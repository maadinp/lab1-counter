==> flow/design.v <==
module counter #(
    parameter WIDTH = 8
)(
    input logic clk,  
    input logic rst,  
    input logic en,  
    output logic [WIDTH-1:0] count  
);
always_ff @( posedge clk )
    if(rst) count <= {WIDTH{1'b0}};
    else count <= count + {{WIDTH-1{1'b0}}, en};
endmodule
module bin2bcd (
	input  logic [7:0]   x,			 
	output logic [11:0]  BCD      
);	
   logic  [19:0] result;   
   integer i;
   always_comb
   begin
      result[19:0] = 0;
      result[7:0] = x;      
      for (i=0; i<8; i=i+1) begin
         if (result[11:8] >= 5)
            result[11:8] = result[11:8] + 4'd3; 
         if (result[15:12] >= 5)
            result[15:12] = result[15:12] + 4'd3;
         result = result << 1;
      end
      BCD = result[19:8];
   end
endmodule
module top #(
  parameter WIDTH = 8
)(
  input  logic             clk,       
  input  logic             rst,       
  input  logic             en,        
  input  logic [WIDTH-1:0] v,         
  output logic [11:0]      bcd        
);
  logic  [WIDTH-1:0]       count;     
counter myCounter (
  .clk (clk),
  .rst (rst),
  .en (en),
  .count (count)
);
bin2bcd myDecoder (
  .x (count),
  .BCD (bcd)
);
endmodule
### From RTL to reports: top

What the tools print for top, step after step.
Lines are those of the file above, counted from 1.
Cell names lack the library's common part.
Not given: n/a

* design top: top
* clock: clk
* library: sky130hd
* library corner: tt_025C_1v80

### After elaboration

Counts by Yosys on the flattened word-level netlist (proc, flatten, opt, wreduce; memories kept). Register bits leave out memories and registers merged into their read ports (data or address); mux counts leave out enables and synchronous resets folded into registers. Print and check cells are left out. Cells with the same type and inputs are merged into one.

* $add $sub $neg: 14
* multiply operators: 0
* div/mod/pow operators: 0
* $lt $le $gt $ge: 13
* eq/ne operators: 0
* shift operators: 0
* multiplexer cells: 13
* bitwise gates (word level): 0
* reduce/logical cells: 0

Operators with widths (count)
* 4-bit by 3-bit greater-or-equal comparator with 1-bit output with constant B: 11
* 4-bit by 2-bit adder with 4-bit output with constant B: 10
* 4-bit 2-to-1 mux: 10
* 3-bit 2-to-1 mux: 3
* 8-bit by 1-bit adder with 8-bit output: 1
* 1-bit by 2-bit adder with 3-bit output with constant A and B: 1
* 1-bit by 2-bit adder with 3-bit output with constant B: 1
* 1-bit by 3-bit greater-or-equal comparator with 1-bit output with constant A and B: 1
* 1-bit by 3-bit greater-or-equal comparator with 1-bit output with constant B: 1
* 3-bit by 2-bit adder with 3-bit output with constant B: 1

* bits in registers: 8
* latch bits: 0
* bits in writable memories: 0
* memory bits (read-only): 0
* clocked read ports x word width: 0
* memory cells: 0
* bits of input ports: 11
* output and inout bits: 12

### Logic depth

Longest topological path by Yosys (ltp), each cell counted once; first at word level (registers and memories cut), then after technology mapping (sequential cells cut; the memories' decode and read muxes count).

* depth after elaboration: 14
* ABC_AREA: 0
* mapped depth: 23

### Netlist

Source: synth_stat.txt of the flow (Yosys; design flattened, memories mapped). It holds for the ABC_AREA given above (unset counts as 0); a run with the other value may have another netlist.

Cells by type
* dfxtp_1: count 8, total area 160.154 µm²
* ha_1: count 12, total area 150.144 µm²
* nor2_1: count 22, total area 82.579 µm²
* xnor2_1: count 7, total area 61.309 µm²
* a21oi_1: count 10, total area 50.048 µm²
* nand2_1: count 12, total area 45.043 µm²
* mux2i_1: count 4, total area 40.038 µm²
* inv_1: count 9, total area 33.782 µm²
* nor2b_1: count 5, total area 31.28 µm²
* a21o_1: count 4, total area 30.029 µm²
* mux2_4: count 2, total area 30.029 µm²
* nor3_1: count 6, total area 30.029 µm²
* nand3_1: count 5, total area 25.024 µm²
* buf_4: count 3, total area 22.522 µm²
* o211ai_1: count 3, total area 22.522 µm²
* o221a_2: count 2, total area 22.522 µm²
* o21ai_0: count 4, total area 20.019 µm²
* o21ai_1: count 4, total area 20.019 µm²

Other cell types: 35; their cells: 45.

* cell count: 167
* cell area after synthesis: 0.0012312 mm²
* sequential area: 0.0001602 mm²
* flip-flops: 8
* buffers: 7

The figures by module come from a second, unflattened synthesis with its own total; it is not the netlist above.

* cell total of the unflattened synthesis: 187
* area (unflattened synthesis): 0.0015152 mm²

Rows give one instance, submodules left out.

By module
* bin2bcd: times used 1, cells 154, area 0.0011999 mm²
* counter: times used 1, cells 33, area 0.0003153 mm²
* top: times used 1, cells 0, area 0 mm²

### Worst setup path after synthesis

Path of least setup slack by OpenSTA after synthesis, without wires, with an ideal clock, recovery checks aside; 20% of the period is set as input and as output delay. Where synthesis merged equal registers, the netlist keeps one of their names.

* path kind: register to output
* start point: register myCounter.count[5]
* end point: output bcd[5]
* clock period: 7.51 ns
* external output delay: 1.502 ns
* launch time at the first pin: 0.000 ns
* data arrival time: 4.440 ns
* data required time: 6.008 ns
* slack: 1.568 ns
* path delay: 4.440 ns
* stages on the path: 22
* period reached after synthesis: 5.942 ns

"path delay" = arrival - input delay + setup time.
At an output port there is no setup time.
"stages on the path" counts driving pins, that of a launching flip-flop among them; a cell with two outputs on the path counts twice.
"period reached after synthesis" is the clock period less the worst setup slack; recovery checks do not enter. This is arithmetic on one report: input and output delays are still those of the set period (20% each).
The rows between start and end are the longest chain of elaborated cells between them; the timing report does not say that the signal goes this way. Where chains are equally long, one stands for them.
Each line given opens the expression or statement behind the cell; cells for indexed reads and writes are added by Yosys, which also makes memories of some case tables.

* path through: dfxtp_1 > buf_2 > inv_1 > ha_1 > inv_1 > ha_1 > a21oi_1 > xnor2_1 > ha_1 > nor2b_1 > o21ai_0 > a21oi_1 > xnor2_1 > ha_1 > nand2b_1 > a2111oi_0 > mux2_4 > nor2_1 > a221o_1 > or3_4 > a221oi_2 > nor2_1
* length of the longest elaborated chain: 10

Ends and longest elaborated chain, post-synthesis
* from (decl): line 7 `output logic [WIDTH-1:0] count`
* from (assign): line 10 `if(rst) count <= {WIDTH{1'b0}};`
* from (assign): line 11 `else count <= count + {{WIDTH-1{1'b0}}, en};`
* 4-bit by 2-bit adder with 4-bit output: line 25 `result[11:8] = result[11:8] + 4'd3;`
* 4-bit 2-to-1 mux: line 24 `if (result[11:8] >= 5)`
* 4-bit by 3-bit greater-or-equal comparator with 1-bit output: line 24
* 4-bit 2-to-1 mux: line 24
* 4-bit by 3-bit greater-or-equal comparator with 1-bit output: line 24
* 4-bit 2-to-1 mux: line 24
* 4-bit by 2-bit adder with 4-bit output: line 25
* 4-bit 2-to-1 mux: line 24
* 4-bit by 2-bit adder with 4-bit output: line 27 `result[15:12] = result[15:12] + 4'd3;`
* 4-bit 2-to-1 mux: line 26 `if (result[15:12] >= 5)`
* to (decl): line 40 `output logic [11:0]      bcd`

### Worst path after layout

Path of least setup slack in the final report of flow run A (OpenROAD, finished layout, wires in). Where an end is a register, its clock arrival counts in the times.

* path kind: register to output
* start point: register myCounter.count[5]
* end point: output bcd[2]
* clock period: 4.98 ns
* external output delay: 1.00 ns
* launch time at the first pin: 0.23 ns
* data arrival time: 4.17 ns
* data required time: 3.98 ns
* slack: -0.18 ns
* stages on the path: 24

The rows between start and end are the longest chain of elaborated cells between them; the timing report does not say that the signal goes this way. Where chains are equally long, one stands for them.

* path through: dfxtp_4 > inv_6 > ha_4 > inv_2 > ha_4 > a21oi_4 > xnor2_2 > ha_2 > nor2b_4 > o21ai_2 > a21oi_2 > xnor2_2 > ha_1 > nand2b_4 > a2111oi_4 > mux2_4 > nor2_4 > a221o_1 > buf_6 > buf_8 > nor3_4 > a31oi_1 > o211ai_1 > buf_2
* length of the longest elaborated chain: 10

Ends and longest elaborated chain, post-layout
* from (decl): line 7 `output logic [WIDTH-1:0] count`
* from (assign): line 10 `if(rst) count <= {WIDTH{1'b0}};`
* from (assign): line 11 `else count <= count + {{WIDTH-1{1'b0}}, en};`
* 4-bit by 2-bit adder with 4-bit output: line 25 `result[11:8] = result[11:8] + 4'd3;`
* 4-bit 2-to-1 mux: line 24 `if (result[11:8] >= 5)`
* 4-bit by 3-bit greater-or-equal comparator with 1-bit output: line 24
* 4-bit 2-to-1 mux: line 24
* 4-bit by 3-bit greater-or-equal comparator with 1-bit output: line 24
* 4-bit 2-to-1 mux: line 24
* 4-bit by 3-bit greater-or-equal comparator with 1-bit output: line 24
* 4-bit 2-to-1 mux: line 24
* 4-bit by 2-bit adder with 4-bit output: line 25
* 4-bit 2-to-1 mux: line 24
* to (decl): line 40 `output logic [11:0]      bcd`

Data sheet: physical implementation of top

Top module top; platform sky130hd; tools Yosys and OpenROAD; 2 stored runs in no particular order. Input and output delays are each 20% of the period that was set; the output load is 0.01 pF.
"achieved period": clock period set for the run, less the worst setup slack. It is reckoned from that one timing run; input and output delays stay at 20% of the period that was set.
"allowed time less slack (worst setup path)" means the part of the period allowed to the worst setup path (the constraints hold back 20% at inputs and 20% at outputs) less its slack; where the path has registers, the arrival times of their clocks count too.
"power consumption" rests on the timing tool's default activity at the inputs, not on a simulated workload.

### Flow run A

==> flow/run.sh <==
#!/bin/bash
# the make line also repeats the synthesis and layout settings of config.mk as NAME=value (left out here)
make -C /OpenROAD-flow-scripts/flow DESIGN_CONFIG=/design/flow/config.mk WORK_HOME=/design/flow/orfs CLKGATE_MAP_FILE= finish
==> flow/config.mk <==
export PLATFORM = sky130hd
export DESIGN_NAME = top
export DESIGN_NICKNAME = top
export VERILOG_FILES = /design/flow/design.v
export SDC_FILE = /design/flow/constraint.sdc
export NUM_CORES = 4
export LEC_CHECK = 0
export ABC_AREA = 0
export CAP_MARGIN = 20
export CELL_PAD_IN_SITES_GLOBAL_PLACEMENT = 0
export CORE_MARGIN = 2
export CORE_UTILIZATION = 19
export CTS_CLUSTER_SIZE = 31
export GPL_ROUTABILITY_DRIVEN = 1
export GPL_TIMING_DRIVEN = 1
export HOLD_SLACK_MARGIN = -0.07
export MIN_ROUTING_LAYER = met1
export PLACE_DENSITY = 0.58
export SETUP_SLACK_MARGIN = 0.83
export SLEW_MARGIN = 35
==> flow/constraint.sdc <==
create_clock -name core_clock -period 4.98 [get_ports {clk}]
set_input_delay 0.9960 -clock core_clock [delete_from_list [all_inputs] [get_ports {clk}]]
set_output_delay 0.9960 -clock core_clock [all_outputs]
set_load 0.01 [all_outputs]

Results of flow run A:
- Worst slack on setup checks: -0.182 ns
- Power consumption: 0.1624 mW
- Achieved period: 5.162 ns
- Final setup TNS: -1.365 ns
- Cell area after synthesis: 0.0012312 mm²
- Standard-cell area of the final layout: 0.002082 mm²
- Allowed time less slack (worst setup path): 4.17 ns
- Critical path kind: register to output
- Final worst hold slack: 0.594 ns
- Utilization in the final report: 33.0 %
- Die outline area: 0.0071394 mm²

### Flow run B

==> flow/run.sh <==
#!/bin/bash
# the make line also repeats the synthesis and layout settings of config.mk as NAME=value (left out here)
make -C /OpenROAD-flow-scripts/flow DESIGN_CONFIG=/design/flow/config.mk WORK_HOME=/design/flow/orfs CLKGATE_MAP_FILE= finish
==> flow/config.mk <==
export PLATFORM = sky130hd
export DESIGN_NAME = top
export DESIGN_NICKNAME = top
export VERILOG_FILES = /design/flow/design.v
export SDC_FILE = /design/flow/constraint.sdc
export NUM_CORES = 4
export LEC_CHECK = 0
export ABC_AREA = 1
export CAP_MARGIN = 20
export CORE_ASPECT_RATIO = 0.91
export CORE_MARGIN = 2
export CORE_UTILIZATION = 29
export GPL_ROUTABILITY_DRIVEN = 1
export GPL_TIMING_DRIVEN = 0
export MAX_ROUTING_LAYER = met4
export PLACE_DENSITY_LB_ADDON = 0.11
export SETUP_SLACK_MARGIN = -0.04
export SLEW_MARGIN = 20
==> flow/constraint.sdc <==
create_clock -name core_clock -period 3.49 [get_ports {clk}]
set_input_delay 0.6980 -clock core_clock [delete_from_list [all_inputs] [get_ports {clk}]]
set_output_delay 0.6980 -clock core_clock [all_outputs]
set_load 0.01 [all_outputs]

Results of flow run B:
- Worst slack on setup checks: -0.998 ns
- Power consumption: 0.2353 mW
- Achieved period: 4.488 ns
- Final setup TNS: -7.919 ns
- Cell area after synthesis: 0.0011348 mm²
- Standard-cell area of the final layout: 0.0020908 mm²
- Allowed time less slack (worst setup path): 3.79 ns
- Critical path kind: register to output
- Final worst hold slack: 0.570 ns
- Utilization in the final report: 56.4 %
- Die outline area: 0.0044302 mm²
